==> flow/design.v <==
`timescale 1ns / 1ps
module viterbi_dec #(parameter p_size_polinom = 3, parameter p_polinom_0 = 3'b111, parameter p_polinom_1 = 3'b101, parameter p_defoult_state = 3'b000)(
    i_clk,
    i_reset,
    i_data,
    i_valid,
    o_data,
    o_valid,
    o_error
    );
    localparam p_defoult_in_0_0 = ^({p_defoult_state, 1'b0} & p_polinom_0);
    localparam p_defoult_in_0_1 = ^({p_defoult_state, 1'b0} & p_polinom_1);
    localparam p_defoult_in_1_0 = ^({p_defoult_state, 1'b1} & p_polinom_0);
    localparam p_defoult_in_1_1 = ^({p_defoult_state, 1'b1} & p_polinom_1);
    input i_clk;
    input i_reset;
    input [1:0] i_data;
    input [1:0] i_valid;
    output [p_size_polinom-1:0] o_data;
    output [p_size_polinom-1:0] o_valid;
    output o_error;
    wire    [1:0]                   w_idata = i_data & i_valid;
    reg     [p_size_polinom-1:0]    r_odata = 0;
    reg     [p_size_polinom-1:0]    r_valid = 0;
    reg     [p_size_polinom-1:0]    r_shift_in = p_defoult_state;
    reg     [1:0]                   r_mod_in_0 = {p_defoult_in_0_1, p_defoult_in_0_0};
    reg     [1:0]                   r_mod_in_1 = {p_defoult_in_1_1, p_defoult_in_1_0};
    wire    [p_size_polinom-1:0]    w_shift_in_0 = {r_shift_in, 1'b0};
    wire    [p_size_polinom-1:0]    w_shift_in_1 = {r_shift_in, 1'b1};
    wire    [p_size_polinom-1:0]    w_shift_in_xx   [3:0];
    reg     [p_size_polinom-1:0]    r_flag_error = 0;
    reg     [p_size_polinom*2-1:0]  r_mod_in_0d0;
    reg     [p_size_polinom*2-1:0]  r_mod_in_0d1;
    reg     [p_size_polinom*2-1:0]  r_mod_in_1d0;
    reg     [p_size_polinom*2-1:0]  r_mod_in_1d1;
    reg     [p_size_polinom*2-1:0]  r_in_data_old;
    reg     [p_size_polinom*2-1:0]  r_in_data_mask;
    wire    [p_size_polinom*2-1:0]  w_in_data_shift = {r_in_data_old, w_idata};
    wire    [p_size_polinom*2-1:0]  w_in_mask_shift = {r_in_data_mask, i_valid};
    reg     [p_size_polinom-1:0]    r_decod_in_0dx;
    reg     [p_size_polinom-1:0]    r_decod_in_1dx;
    reg     [p_size_polinom-1:0]    r_shift_in_0dx = p_defoult_state;
    reg     [p_size_polinom-1:0]    r_shift_in_1dx = p_defoult_state;
    wire    [p_size_polinom-1:0]    w_shift_in_xdx  [3:0];
    wire    [p_size_polinom-1:0]    w_shift_in_xdxx [7:0];
    assign o_data           = r_odata;
    assign o_valid          = r_valid;
    assign o_error          = r_flag_error;
    genvar i_xx, i_xxx, i_xdxx;
    generate 
    for(i_xx = 0 ; i_xx < 4; i_xx = i_xx + 1) begin : U_wire_xx
        assign w_shift_in_xx[i_xx] = {r_shift_in, i_xx[1:0]};
    end
    for(i_xdxx = 0 ; i_xdxx < 4; i_xdxx = i_xdxx + 1) begin : U_wire_xdxx
        assign w_shift_in_xdxx[i_xdxx] = {r_shift_in_0dx, i_xdxx[1:0]};
        assign w_shift_in_xdxx[i_xdxx + 4] = {r_shift_in_1dx, i_xdxx[1:0]};
    end
    endgenerate
    assign w_shift_in_xdx[2'b00] = {r_shift_in_0dx, 1'b0};
    assign w_shift_in_xdx[2'b01] = {r_shift_in_0dx, 1'b1};
    assign w_shift_in_xdx[2'b10] = {r_shift_in_1dx, 1'b0};
    assign w_shift_in_xdx[2'b11] = {r_shift_in_1dx, 1'b1};
    always @(posedge i_clk) begin
        if(i_reset)
        begin
            r_mod_in_0 <= {p_defoult_in_0_1, p_defoult_in_0_0};
            r_mod_in_1 <= {p_defoult_in_1_1, p_defoult_in_1_0};
            r_flag_error <= 0;
            r_shift_in <= p_defoult_state;
            r_shift_in_0dx <= p_defoult_state;
            r_shift_in_1dx <= p_defoult_state;
        end
        else
        begin
            if(i_valid && !r_flag_error)
            begin : _defoult_decoding
                if(w_idata == (r_mod_in_1 & i_valid))
                begin
                    r_shift_in <= w_shift_in_1;
                    r_mod_in_0[0] <= ^(w_shift_in_xx[2'b10] & p_polinom_0);
                    r_mod_in_0[1] <= ^(w_shift_in_xx[2'b10] & p_polinom_1);
                    r_mod_in_1[0] <= ^(w_shift_in_xx[2'b11] & p_polinom_0);
                    r_mod_in_1[1] <= ^(w_shift_in_xx[2'b11] & p_polinom_1);
                    r_odata[0] <= 1;
                end
                else if(w_idata == (r_mod_in_0 & i_valid))
                begin
                    r_shift_in <= w_shift_in_0;
                    r_mod_in_0[0] <= ^(w_shift_in_xx[2'b00] & p_polinom_0);
                    r_mod_in_0[1] <= ^(w_shift_in_xx[2'b00] & p_polinom_1);
                    r_mod_in_1[0] <= ^(w_shift_in_xx[2'b01] & p_polinom_0);
                    r_mod_in_1[1] <= ^(w_shift_in_xx[2'b01] & p_polinom_1);
                    r_odata[0] <= 0;
                end
                else 
                begin : _find_error
                    r_flag_error <= 1;
                    r_shift_in_0dx <= w_shift_in_0;
                    r_shift_in_1dx <= w_shift_in_1;
                    r_mod_in_0d0 <= {0, ^(w_shift_in_xx[2'b00] & p_polinom_1), ^(w_shift_in_xx[2'b00] & p_polinom_0)};
                    r_mod_in_0d1 <= {0, ^(w_shift_in_xx[2'b01] & p_polinom_1), ^(w_shift_in_xx[2'b01] & p_polinom_0)};
                    r_mod_in_1d0 <= {0, ^(w_shift_in_xx[2'b10] & p_polinom_1), ^(w_shift_in_xx[2'b10] & p_polinom_0)};
                    r_mod_in_1d1 <= {0, ^(w_shift_in_xx[2'b11] & p_polinom_1), ^(w_shift_in_xx[2'b11] & p_polinom_0)};
                    r_decod_in_0dx <= 0;
                    r_decod_in_1dx <= 1;
                    r_in_data_old <= 0;
                    r_in_data_mask <= 0;
                end
            end
            else if(i_valid && r_flag_error)
            begin : _fix_error
                if(i_valid == 2'b11) 
                begin
                    r_flag_error <= 0;
                    if(w_in_data_shift == (r_mod_in_1d1 & w_in_mask_shift))
                    begin
                        r_shift_in <= w_shift_in_xdx[2'b11];
                        r_odata <= {r_decod_in_1dx, 1'b1};
                        r_mod_in_0[0] <= ^(w_shift_in_xdxx[3'b110] & p_polinom_0);
                        r_mod_in_0[1] <= ^(w_shift_in_xdxx[3'b110] & p_polinom_1);
                        r_mod_in_1[0] <= ^(w_shift_in_xdxx[3'b111] & p_polinom_0);
                        r_mod_in_1[1] <= ^(w_shift_in_xdxx[3'b111] & p_polinom_1);
                    end
                    else if(w_in_data_shift == (r_mod_in_1d0 & w_in_mask_shift))
                    begin
                        r_shift_in <= w_shift_in_xdx[2'b10];
                        r_odata <= {r_decod_in_1dx, 1'b0};
                        r_mod_in_0[0] <= ^(w_shift_in_xdxx[3'b100] & p_polinom_0);
                        r_mod_in_0[1] <= ^(w_shift_in_xdxx[3'b100] & p_polinom_1);
                        r_mod_in_1[0] <= ^(w_shift_in_xdxx[3'b101] & p_polinom_0);
                        r_mod_in_1[1] <= ^(w_shift_in_xdxx[3'b101] & p_polinom_1);
                    end
                    else if(w_in_data_shift == (r_mod_in_0d1 & w_in_mask_shift))
                    begin
                        r_shift_in <= w_shift_in_xdx[2'b01];
                        r_odata <= {r_decod_in_0dx, 1'b1};
                        r_mod_in_0[0] <= ^(w_shift_in_xdxx[3'b010] & p_polinom_0);
                        r_mod_in_0[1] <= ^(w_shift_in_xdxx[3'b010] & p_polinom_1);
                        r_mod_in_1[0] <= ^(w_shift_in_xdxx[3'b011] & p_polinom_0);
                        r_mod_in_1[1] <= ^(w_shift_in_xdxx[3'b011] & p_polinom_1);
                    end
                    else
                    begin
                        r_shift_in <= w_shift_in_xdx[2'b00];
                        r_odata <= {r_decod_in_0dx, 1'b0};
                        r_mod_in_0[0] <= ^(w_shift_in_xdxx[3'b000] & p_polinom_0);
                        r_mod_in_0[1] <= ^(w_shift_in_xdxx[3'b000] & p_polinom_1);
                        r_mod_in_1[0] <= ^(w_shift_in_xdxx[3'b001] & p_polinom_0);
                        r_mod_in_1[1] <= ^(w_shift_in_xdxx[3'b001] & p_polinom_1);
                    end
                end
                else  
                begin
                    r_flag_error <= {r_flag_error, 1'b1};
                    r_in_data_old <= {r_in_data_old, w_idata};
                    r_in_data_mask <= {r_in_data_mask, i_valid};
                    if(w_idata == (r_mod_in_0d1 & i_valid))         
                        r_mod_in_0d0 <= {r_mod_in_0d0,   ^(w_shift_in_xdxx[3'b010] & p_polinom_1), ^(w_shift_in_xdxx[3'b010] & p_polinom_0)};
                    else                                            
                        r_mod_in_0d0 <= {r_mod_in_0d0, ^(w_shift_in_xdxx[3'b000] & p_polinom_1), ^(w_shift_in_xdxx[3'b000] & p_polinom_0)};
                    if(w_idata == (r_mod_in_0d1 & i_valid))         
                        r_mod_in_0d1 <= {r_mod_in_0d1, ^(w_shift_in_xdxx[3'b011] & p_polinom_1), ^(w_shift_in_xdxx[3'b011] & p_polinom_0)};
                    else                                            
                        r_mod_in_0d1 <= {r_mod_in_0d1,   ^(w_shift_in_xdxx[3'b001] & p_polinom_1), ^(w_shift_in_xdxx[3'b001] & p_polinom_0)};
                    if(w_idata == (r_mod_in_1d1 & i_valid))         
                        r_mod_in_1d0 <= {r_mod_in_1d0,   ^(w_shift_in_xdxx[3'b110] & p_polinom_1), ^(w_shift_in_xdxx[3'b110] & p_polinom_0)};
                    else                                            
                        r_mod_in_1d0 <= {r_mod_in_1d0, ^(w_shift_in_xdxx[3'b100] & p_polinom_1), ^(w_shift_in_xdxx[3'b100] & p_polinom_0)};
                    if(w_idata == (r_mod_in_1d1 & i_valid))         
                        r_mod_in_1d1 <= {r_mod_in_1d1, ^(w_shift_in_xdxx[3'b111] & p_polinom_1), ^(w_shift_in_xdxx[3'b111] & p_polinom_0)};
                    else                                            
                        r_mod_in_1d1 <= {r_mod_in_1d1,   ^(w_shift_in_xdxx[3'b101] & p_polinom_1), ^(w_shift_in_xdxx[3'b101] & p_polinom_0)};
                    if(w_idata == (r_mod_in_0d1 & i_valid))         r_shift_in_0dx <= {r_shift_in_0dx, 1'b1};
                    else                                            r_shift_in_0dx <= {r_shift_in_0dx, 1'b0};
                    if(w_idata == (r_mod_in_1d1 & i_valid))         r_shift_in_1dx <= {r_shift_in_1dx, 1'b1};
                    else                                            r_shift_in_1dx <= {r_shift_in_1dx, 1'b0};
                    if(w_idata == (r_mod_in_0d1 & i_valid))         r_decod_in_0dx <= {r_decod_in_0dx, 1'b1};
                    else                                            r_decod_in_0dx <= {r_decod_in_0dx, 1'b0};
                    if(w_idata == (r_mod_in_1d1 & i_valid))         r_decod_in_1dx <= {r_decod_in_1dx, 1'b1};
                    else                                            r_decod_in_1dx <= {r_decod_in_1dx, 1'b0};
                end
            end
        end
    end
    always @(posedge i_clk) begin
        if(i_reset)
        begin
            r_valid <= 0;
        end
        else
        begin
            if(i_valid)
            begin
                if(r_flag_error && i_valid[0] && i_valid[1])        r_valid <= {r_flag_error, 1'b1};
                else if(w_idata == (r_mod_in_0 & i_valid))          r_valid <= !r_flag_error;
                else if(w_idata == (r_mod_in_1 & i_valid))          r_valid <= !r_flag_error;
                else                                                r_valid <= 0;
            end
            else    r_valid <= 0;
        end
    end
endmodule
### Tool chain data of viterbi_dec

The steps from the RTL of viterbi_dec to its reports follow in flow order.
Lines are those of the file above, counted from 1.
Operators: Yosys type, input widths -> output width; for muxes data width and select width s.
Cell names lack the library's common part.
The mark -- stands for no value.

| inputs | value |
|---|---|
| top | viterbi_dec |
| clock | i_clk |
| standard-cell library | sky130hd |
| library corner | tt_025C_1v80 |

### Word-level counts

Yosys after proc, flatten, opt, wreduce and memory -nomap, before mapping. Print and check cells are not counted.

| word-level totals | value |
|---|---|
| bits in registers | 46 |
| output and inout bits | 7 |
| elaborated cells | 168 |

| cells by class | value |
|---|---|
| eq/ne operators | 12 |
| muxes and demuxes | 102 |
| bitwise gates (word level) | 11 |
| reduce/logical cells | 25 |

Operators with widths:

| cell | number |
|---|---|
| $mux 6 | 15 |
| $mux 1 | 63 |
| $mux 4 | 8 |
| $reduce_xor 3->1 | 9 |
| $mux 2 | 10 |
| $eq 6x6->1 | 3 |
| $and 6x6->6 | 3 |
| $mux 3 | 6 |
| $eq 2x6->1 | 2 |
| $reduce_and 4->1 | 3 |
| $and 6x2->6 | 2 |
| $ne 2x2->1 const B | 3 |
| $and 2x2->2 | 3 |
| $reduce_bool 2->1 | 3 |
| $logic_not 3->1 | 2 |
| $reduce_and 3->1 | 2 |
| $reduce_and 5->1 | 1 |
| $eq 2x2->1 | 2 |
| $not 1->1 | 3 |
| $logic_and 2x3->1 | 1 |
| $ne 3x1->1 const B | 1 |
| $logic_and 3x1->1 | 1 |
| $logic_and 2x1->1 | 1 |
| $eq 2x2->1 const B | 1 |
| $reduce_or 2->1 | 1 |
| $logic_and 1x1->1 | 1 |

### Longest topological paths

Yosys ltp: most cells in a row. Word level: on the elaborated netlist, between registers, memories and ports. Mapped: between sequential cells and ports; inverters and the memories' decode and read muxes count.

| logic depth | value |
|---|---|
| depth after elaboration | 8 |
| ABC_AREA | 0 |
| depth in mapped cells | 8 |

### Synthesis result

Source: synth_stat.txt of the flow (Yosys; design flattened, memories mapped). It holds for the ABC_AREA given above (unset counts as 0); a run with the other value may have another netlist.
The area totals of this step are shown rounded.

| mapped netlist | value |
|---|---|
| standard cells after synthesis | 189 |
| synthesis area | 2,180 um^2 |
| sequential part of the area | 1,250 um^2 |
| flip-flop cells | 46 |

Cells by type:

| type | number | total area (um^2) |
|---|---|---|
| edfxtp_1 | 33 | 990.95 |
| dfxtp_1 | 13 | 260.25 |
| xor2_1 | 17 | 148.893 |
| nor2b_1 | 20 | 125.12 |
| and3_1 | 8 | 50.048 |
| mux2i_1 | 5 | 50.048 |
| a21oi_1 | 9 | 45.043 |
| a22oi_1 | 6 | 45.043 |
| mux2_2 | 4 | 45.043 |
| nand2_1 | 11 | 41.29 |
| nor2_1 | 11 | 41.29 |
| buf_2 | 5 | 25.024 |
| o21ai_0 | 5 | 25.024 |
| and2_2 | 3 | 22.522 |
| o22a_1 | 2 | 17.517 |
| and3_2 | 2 | 15.014 |
| nand3_1 | 3 | 15.014 |
| nand3b_1 | 2 | 15.014 |

Not listed: further types 21, cells in them 30.

### Worst setup path after synthesis

Source: OpenSTA report_checks on the synthesized netlist (no wires, ideal clock, input and output delay 20% of the period each), path of least setup slack; recovery checks are left aside. Register names are those of the netlist, which keeps one name where synthesis merged equal registers.

| timing post-synthesis | value |
|---|---|
| path kind | input to register |
| start | in i_data[1] |
| end | reg r_decod_in_0dx[0] |
| clock period | 4,050 ps |
| input delay | 810 ps |
| data arrival time | 2,902 ps |
| data required time | 3,633 ps |
| setup slack | 731 ps |
| delay of the path | 2,509 ps |
| stages | 6 |
| period reached after synthesis | 3,319 ps |

"delay of the path" is the arrival time less input delay plus setup time.
"stages": output pins that drive a net of the path, with the launching flip-flop's if there is one; two outputs of one cell count as two.
"period reached after synthesis" is the clock period less the worst setup slack; recovery checks do not enter. This is arithmetic on one report: input and output delays are still those of the set period (20% each).
Between the ends stands the longest chain of elaborated cells between them, by number of cells; it is not shown to be the way that was timed. Of several equally long chains one is given.
A line is the first line of the expression or statement that the cell stems from. Yosys adds cells for indexed reads and writes and turns some case tables into memories.
A register here has more assigning lines than the two given.
Only ways into the end's enable, where the timed path ends, are counted here.

| on the way, post-synthesis | value |
|---|---|
| cells stage by stage | buf_2 xor2_1 a22oi_1 o21ai_0 nand3b_1 nor2_1 |
| length of the longest elaborated chain | 4 |
| elaborated cells on any way between the ends | 6 |
| classes of those cells | 4 x eq/ne; 1 x logic; 1 x reduce/logical |

RTL lines, path post-synthesis:

| what | RTL line | source |
|---|---|---|
| start: declaration | 17 | `input [1:0] i_data;` |
| $and 2x2->2 | 22 | `wire    [1:0]                   w_idata = i_data & i_valid;` |
| $eq 2x2->1 | 77 | `if(w_idata == (r_mod_in_1 & i_valid))` |
| $ne 2x2->1 | -- |  |
| $reduce_and 5->1 | -- |  |
| end: assignment | 177 | `if(w_idata == (r_mod_in_0d1 & i_valid))         r_decod_in_0dx <= {r_decod_in_0dx, 1'b1};` |
| end: assignment | 178 | `else                                            r_decod_in_0dx <= {r_decod_in_0dx, 1'b0};` |

### Worst path after layout

From the final timing report of job 1: the path of least setup slack in the routed layout; clock arrival at registers is part of the times.
The report prints the path's times to 10 ps; the period is as set.

| timing post-layout | value |
|---|---|
| path kind | input to register |
| start | in i_data[0] |
| end | reg r_mod_in_1d1[2] |
| clock period | 3,580 ps |
| input delay | 720 ps |
| data arrival time | 2,700 ps |
| data required time | 3,540 ps |
| setup slack | 840 ps |
| stages | 7 |

Between the ends stands the longest chain of elaborated cells between them, by number of cells; it is not shown to be the way that was timed. Of several equally long chains one is given.
A register here has more assigning lines than the two given.
Only ways into the end's enable, where the timed path ends, are counted here.

| on the way, post-layout | value |
|---|---|
| cells stage by stage | clkdlybuf4s50_1 xor2_1 a22oi_1 o21ai_0 nand3b_1 nor2_2 buf_4 |
| length of the longest elaborated chain | 4 |
| elaborated cells on any way between the ends | 6 |
| classes of those cells | 4 x eq/ne; 1 x logic; 1 x reduce/logical |

RTL lines, path post-layout:

| what | RTL line | source |
|---|---|---|
| start: declaration | 17 | `input [1:0] i_data;` |
| $and 2x2->2 | 22 | `wire    [1:0]                   w_idata = i_data & i_valid;` |
| $eq 2x2->1 | 77 | `if(w_idata == (r_mod_in_1 & i_valid))` |
| $ne 2x2->1 | -- |  |
| $reduce_and 5->1 | -- |  |
| end: assignment | 103 | `r_mod_in_1d1 <= {0, ^(w_shift_in_xx[2'b11] & p_polinom_1), ^(w_shift_in_xx[2'b11] & p_polinom_0)};` |
| end: assignment | 170 | `r_mod_in_1d1 <= {r_mod_in_1d1, ^(w_shift_in_xdxx[3'b111] & p_polinom_1), ^(w_shift_in_xdxx[3'b111] & p_polinom ...` |
| end: declaration | 35 | `reg     [p_size_polinom*2-1:0]  r_mod_in_1d1;` |

==> results <==
Measured results for viterbi_dec: 2 stored runs of the Yosys and OpenROAD flow on sky130hd. The settings differ; the order carries no meaning. The constraints put input and output delay at 20% of the set period each and load the outputs with 0.01 pF.
By "achieved period" is meant the clock period of the run minus its worst setup slack. This is arithmetic on one report: input and output delays are still those of the set period (20% each).
"critical path time" is the time allowed to the run's worst setup path (the clock period less input and output delay, where it has them) less its slack. Clock arrival times count: a late capture clock shortens it, a late launch clock lengthens it.
"power consumption" rests on the timing tool's default activity at the inputs, not on a simulated workload.
"critical path time" is given in steps of 10 ps.
Results are given in rounded form.

#### Job 1

| setting | value |
|---|---|
| period_ns | `3.58` |
| CORE_UTILIZATION | `59` |
| CAP_MARGIN | `20` |
| CORE_MARGIN | `2` |
| SLEW_MARGIN | `20` |

| result | value |
|---|---|
| die outline area | 4,200 um^2 |
| final worst hold slack | 525 ps |
| post-synthesis cell area | 2,180 um^2 |
| power consumption | 1,350 µW |
| setup TNS | 0 ps |
| achieved period | 2,743 ps |
| standard-cell area of the final layout | 2,440 um^2 |
| critical path time | 2,030 ps |
| type of the worst setup path | input to register |
| final utilization | 0.677 |
| worst slack on setup checks | 837 ps |

#### Job 2

| setting | value |
|---|---|
| period_ns | `2.48` |
| CORE_UTILIZATION | `18` |
| PLACE_DENSITY_LB_ADDON | `0.17` |
| CORE_ASPECT_RATIO | `1.37` |
| TNS_END_PERCENT | `10` |
| ABC_AREA | `1` |
| GPL_TIMING_DRIVEN | `0` |
| CTS_CLUSTER_DIAMETER | `399` |
| CAP_MARGIN | `20` |
| CORE_MARGIN | `2` |
| SLEW_MARGIN | `20` |

| result | value |
|---|---|
| die outline area | 14,300 um^2 |
| final worst hold slack | 428 ps |
| post-synthesis cell area | 2,400 um^2 |
| power consumption | 3,890 µW |
| setup TNS | 0 ps |
| achieved period | 2,001 ps |
| standard-cell area of the final layout | 2,950 um^2 |
| critical path time | 1,500 ps |
| type of the worst setup path | input to register |
| final utilization | 0.226 |
| worst slack on setup checks | 479 ps |
